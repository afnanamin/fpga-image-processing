==> flow/design.v <==
`timescale 1ns / 1ps
module bramRegister(
input [31:0] doutb,
output reg [7:0] o1,o2,o3,o4
    );
always@(*)
begin
o1=doutb[7:0];
o2=doutb[15:8];
o3=doutb[23:16];
o4=doutb[31:24];
end
endmodule
`timescale 1ns / 1ps
module mux(
input [7:0] in1_mux, in2_mux, in3_mux, in4_mux, in5_mux, in6_mux, in7_mux, in8_mux,
input [2:0]sel_mux,
output reg [7:0] o_mux
    );
always @(*)
  begin
      case (sel_mux)
         3'b000: o_mux = in1_mux;
         3'b001: o_mux = in2_mux;
         3'b010: o_mux = in3_mux;
         3'b011: o_mux = in4_mux;
			3'b100: o_mux = in5_mux;
			3'b101: o_mux = in6_mux;
			3'b110: o_mux = in7_mux;
			3'b111: o_mux = in8_mux;
      endcase
	end
endmodule
`timescale 1ns / 1ps
module register(
input clk,
 input [31:0] doutb,
output reg [7:0] o1,o2,o3,o4
    );
always@(posedge clk )
begin    
o1<=doutb[7:0];
o2<=doutb[15:8];
o3<=doutb[23:16];
o4<=doutb[31:24];
end
endmodule
`timescale 1ns / 1ps
module sm_top_module(
input clk,
input [31:0]module_in,
input [2:0]sel_mux,
output [7:0]out1, out2, out3, out4, out5,out6,out7,out8
);
wire [7:0] o1;
wire [7:0] o2;	
wire [7:0] o3;
wire [7:0] o4;
wire [7:0] o5;    	
wire [7:0] o6;
wire [7:0] o7;	
wire [7:0] o8;
register reg_inst (
.clk(clk),
.doutb(module_in),   	
.o1(o1), 	
.o2(o2),	
.o3(o3), 	
.o4(o4)
	);
bramRegister bram_reg_inst (
    .doutb(module_in), 
    .o1(o5), 
    .o2(o6), 
    .o3(o7), 
    .o4(o8)
    );
mux m1 (		
.in1_mux(o1), 		
.in2_mux(o2), 		
.in3_mux(o3), 		
.in4_mux(o4), 
.in5_mux(o5),      
.in6_mux(o6), 
.in7_mux(o7), 
.in8_mux(o8), 	
.sel_mux(sel_mux), 	
.o_mux(out1)
	);
mux m2 (	
.in1_mux(o2), 	
.in2_mux(o3),   	
.in3_mux(o4), 
.in4_mux(o5), 
.in5_mux(o6), 
.in6_mux(o7), 
.in7_mux(o8), 
.in8_mux(o1), 
.sel_mux(sel_mux), 
.o_mux(out2)
);
mux m3 (
.in1_mux(o3), 		
.in2_mux(o4), 		
.in3_mux(o5), 		
.in4_mux(o6),
.in5_mux(o7), 
.in6_mux(o8), 
.in7_mux(o1), 
.in8_mux(o2), 				
.sel_mux(sel_mux), 		
.o_mux(out3)
);
mux m4 (
.in1_mux(o4), 		
.in2_mux(o5), 		
.in3_mux(o6), 		
.in4_mux(o7),
.in5_mux(o8), 
.in6_mux(o1), 
.in7_mux(o2), 
.in8_mux(o3), 				
.sel_mux(sel_mux), 		
.o_mux(out4)
	);
mux m5 (
    .in1_mux(o5), 
    .in2_mux(o6), 
    .in3_mux(o7), 
    .in4_mux(o8),
     .in5_mux(o1), 
     .in6_mux(o2), 
     .in7_mux(o3), 
     .in8_mux(o4), 	 
    .sel_mux(sel_mux), 
    .o_mux(out5)
    );
mux m6 (
    .in1_mux(o6), 
    .in2_mux(o7), 
    .in3_mux(o8), 
    .in4_mux(o1),
    .in5_mux(o2), 
    .in6_mux(o3), 
    .in7_mux(o4), 
    .in8_mux(o5), 	 
    .sel_mux(sel_mux), 
    .o_mux(out6)
    );
mux m7 (
    .in1_mux(o7), 
    .in2_mux(o8), 
    .in3_mux(o1), 
    .in4_mux(o2),
    .in5_mux(o3), 
    .in6_mux(o4), 
     .in7_mux(o5), 
     .in8_mux(o6), 	 
    .sel_mux(sel_mux), 
    .o_mux(out7)
    );
	 mux m8 (
    .in1_mux(o8), 
    .in2_mux(o1), 
    .in3_mux(o2), 
    .in4_mux(o3), 
	 .in5_mux(o4), 
    .in6_mux(o5), 
    .in7_mux(o6), 
    .in8_mux(o7), 
    .sel_mux(sel_mux), 
    .o_mux(out8)
    );
endmodule
---- From RTL to reports: sm_top_module ----
Tool output for the design above, in the order of the flow.
Line numbers count from 1 in the design file above.
Operators carry their Yosys type and port widths (W data, S select, Z words).
Cell names lack the library's common part.
The mark -- stands for no value.
set-up
  top ..................................... sm_top_module
  clock input ............................. clk
  cell library ............................ sky130hd
  timing corner ........................... tt_025C_1v80

---- Elaborated design ----
Yosys after proc, flatten, opt, wreduce and memory -nomap, before mapping. Enables and synchronous resets that opt folds into registers are not counted as muxes. Memory bits, and registers merged into a memory's read port (data or address), are not among the register bits. Print and check cells are not counted. Equal cells are merged and count once.
storage and ports
  register bits ........................... 32
  bits of input ports ..................... 36
  output and inout port bits .............. 64
cells by class
  equality and inequality tests ........... 7
  mux-type cells .......................... 8
  reduce/logical cells .................... 1
operator list
  cell                  count
  $pmux W8 S8           8
  $eq A3 B3 Y1 const B  4
  $eq A3 B2 Y1 const B  2
  $eq A3 B1 Y1 const B  1
  $logic_not A3 Y1      1

---- Logic depth ----
Yosys ltp: most cells in a row. Word level: on the elaborated netlist, between registers, memories and ports. Mapped: between sequential cells and ports; inverters and the memories' decode and read muxes count.
depth
  depth in word-level cells ............... 2
  ABC_AREA ................................ 0
  gate-level depth with buffers ........... 8

---- After synthesis ----
The flow's flattened synthesis, as Yosys stat reports it; memories are mapped. The netlist is that of the ABC_AREA named above (0 if unset); the other value can give another one.
Totals and module areas in this step are rounded.
cell types
  type      count  total area (µm²)
  mux2i_1   85     850.816
  dfxtp_1   32     640.614
  o21ai_0   51     255.245
  a21oi_1   47     235.226
  o22a_1    24     210.202
  nor2_1    54     202.694
  a211oi_1  23     172.666
  buf_2     31     155.149
  nand2_1   40     150.144
  a221oi_1  15     131.376
  o22ai_1   21     131.376
  buf_6     11     123.869
  nand2b_1  19     118.864
  buf_4     12     90.086
  o32a_1    9      90.086
  nand3_1   16     80.077
  a31oi_1   11     68.816
  nor2b_1   11     68.816
Not listed: further types 33, cells in them 117.
synthesis totals
  cell count .............................. 629
  synthesis area .......................... 4700 µm²
  mapped flip-flops ....................... 32
By module: a second synthesis without flattening, with its own total; a netlist apart from the flattened one above.
second synthesis, totals
  cell total of the unflattened synthesis .. 376
  area (unflattened synthesis) ............ 5400 µm²
Rows give one instance, submodules left out.
modules
  module         times used  cells  area (µm²)  seq. area (µm²)
  mux            8           39     570         0.0
  register       1           32     640         640
  bramRegister   1           32     240         0.0
  sm_top_module  1           0      0.0         0.0

---- Worst setup path after synthesis ----
OpenSTA on the mapped netlist: ideal clock, no wires. The path of least setup slack (recovery checks aside). Input and output delay are each 20% of the period. Register names are those of the netlist, which keeps one name where synthesis merged equal registers.
path after synthesis
  path type ............................... input to output
  start point ............................. input port sel_mux[2]
  end point ............................... output port out3[4]
  clock period ............................ 1.63 ns
  input delay ............................. 0.326 ns
  output delay ............................ 0.326 ns
  time at the first pin ................... 0.326 ns
  arrival time ............................ 1.378 ns
  data required time ...................... 1.304 ns
  setup slack ............................. -0.074 ns
  path delay .............................. 1.052 ns
  stages on the path ...................... 6
  period reached after synthesis .......... 1.704 ns
"path delay" is the arrival time less input delay plus setup time.
At an output port there is no setup time.
"stages on the path": output pins that drive a net of the path, with the launching flip-flop's if there is one; two outputs of one cell count as two.
"period reached after synthesis" = period - worst setup slack (recovery checks aside). The figure is calculated, with input and output delays left at 20% of the set period.
Between the ends stands the longest chain of elaborated cells between them, by number of cells; it is not shown to be the way that was timed. Of several equally long chains one is given.
Each line given opens the expression or statement behind the cell; cells for indexed reads and writes are added by Yosys, which also makes memories of some case tables.
on the way, after synthesis
  cells stage by stage .................... buf_4 -> or2_2 -> clkbuf_1 -> o221ai_1 -> a21oi_1 -> a31oi_1
  length of the longest elaborated chain .. 2
  elaborated cells on any way between the ends .. 9
  classes of those cells .................. eq/ne (7); mux (1); reduce/logical (1)
RTL lines, path after synthesis
  item             RTL line  RTL
  start, declared  52        input [2:0]sel_mux,
  $eq A3 B3 Y1     22        case (sel_mux)
  $pmux W8 S8      22
  end, declared    53        output [7:0]out1, out2, out3, out4, out5,out6,out7,out8

---- Worst path after layout ----
From the final timing report of run A: the path of least setup slack in the routed layout; clock arrival at registers is part of the times.
path post-layout
  path type ............................... input to output
  start point ............................. input port sel_mux[1]
  end point ............................... output port out6[0]
  clock period ............................ 1.26 ns
  input delay ............................. 0.25 ns
  output delay ............................ 0.25 ns
  time at the first pin ................... 0.25 ns
  arrival time ............................ 1.70 ns
  data required time ...................... 1.01 ns
  setup slack ............................. -0.69 ns
  stages on the path ...................... 7
Between the ends stands the longest chain of elaborated cells between them, by number of cells; it is not shown to be the way that was timed. Of several equally long chains one is given.
on the way, post-layout
  cells stage by stage .................... buf_16 -> inv_4 -> buf_6 -> o21ai_0 -> o21ai_0 -> o32a_1 -> buf_2
  length of the longest elaborated chain .. 2
  elaborated cells on any way between the ends .. 9
  classes of those cells .................. eq/ne (7); mux (1); reduce/logical (1)
RTL lines, path post-layout
  item             RTL line  RTL
  start, declared  52        input [2:0]sel_mux,
  $eq A3 B3 Y1     22        case (sel_mux)
  $pmux W8 S8      22
  end, declared    53        output [7:0]out1, out2, out3, out4, out5,out6,out7,out8

Appendix: measured runs

2 stored runs of sm_top_module in the flow (synthesis by Yosys, layout by OpenROAD, sky130hd cells), in arbitrary order. Constraints: input delay and output delay 20% of the set period each, output load 0.01 pF.
"clock period achieved": clock period set for the run, less the worst setup slack. It is reckoned from that one timing run; input and output delays stay at 20% of the period that was set.
By "worst setup path time" is meant the share of the clock period that the worst setup path is allowed (20% is reserved at inputs, 20% at outputs), minus its slack. Clock arrival times at its registers enter into it.
"total power of the final layout" rests on the timing tool's default activity at the inputs, not on a simulated workload.
The measured numbers are rounded.

======== run A ========
==> flow/run.sh <==
#!/bin/bash
# the make line also repeats the synthesis and layout settings of config.mk as NAME=value (left out here)
make -C /OpenROAD-flow-scripts/flow DESIGN_CONFIG=/design/flow/config.mk WORK_HOME=/design/flow/orfs CLKGATE_MAP_FILE= finish
==> flow/config.mk <==
export PLATFORM = sky130hd
export DESIGN_NAME = sm_top_module
export DESIGN_NICKNAME = sm_top_module
export VERILOG_FILES = /design/flow/design.v
export SDC_FILE = /design/flow/constraint.sdc
export NUM_CORES = 4
export LEC_CHECK = 0
export CAP_MARGIN = 5
export CELL_PAD_IN_SITES_DETAIL_PLACEMENT = 2
export CORE_MARGIN = 2
export CORE_UTILIZATION = 25
export MAX_ROUTING_LAYER = met5
export PLACE_DENSITY_LB_ADDON = 0.01
export SLEW_MARGIN = 0
==> flow/constraint.sdc <==
create_clock -name core_clock -period 1.26 [get_ports {clk}]
set_input_delay 0.2520 -clock core_clock [delete_from_list [all_inputs] [get_ports {clk}]]
set_output_delay 0.2520 -clock core_clock [all_outputs]
set_load 0.01 [all_outputs]

-------- measured, run A --------
  post-synthesis cell area ................ 4700 µm²
  setup slack of the worst path ........... -0.69 ns
  clock period achieved ................... 1.948 ns
  total power of the final layout ......... 0.007 W
  full die area ........................... 20000 µm²
  worst setup path time ................... 1.44 ns
  kind of the worst setup path ............ input to output
  post-route setup TNS .................... -33 ns
  smallest hold slack ..................... 0.15 ns
  utilization after routing ............... 56%
  std-cell area (final layout) ............ 10000 µm²

======== run B ========
==> flow/run.sh <==
#!/bin/bash
# the make line also repeats the synthesis and layout settings of config.mk as NAME=value (left out here)
make -C /OpenROAD-flow-scripts/flow DESIGN_CONFIG=/design/flow/config.mk WORK_HOME=/design/flow/orfs CLKGATE_MAP_FILE= finish
==> flow/config.mk <==
export PLATFORM = sky130hd
export DESIGN_NAME = sm_top_module
export DESIGN_NICKNAME = sm_top_module
export VERILOG_FILES = /design/flow/design.v
export SDC_FILE = /design/flow/constraint.sdc
export NUM_CORES = 4
export LEC_CHECK = 0
export ABC_AREA = 1
export CAP_MARGIN = 20
export CORE_ASPECT_RATIO = 0.76
export CORE_MARGIN = 2
export CORE_UTILIZATION = 46
export CTS_CLUSTER_DIAMETER = 260
export CTS_CLUSTER_SIZE = 80
export GPL_TIMING_DRIVEN = 0
export MIN_ROUTING_LAYER = met2
export PLACE_DENSITY_LB_ADDON = 0.22
export SLEW_MARGIN = 30
export TNS_END_PERCENT = 35
==> flow/constraint.sdc <==
create_clock -name core_clock -period 1.02 [get_ports {clk}]
set_input_delay 0.2040 -clock core_clock [delete_from_list [all_inputs] [get_ports {clk}]]
set_output_delay 0.2040 -clock core_clock [all_outputs]
set_load 0.01 [all_outputs]

-------- run B --------
  did not finish, routing stopped with GRT-0116
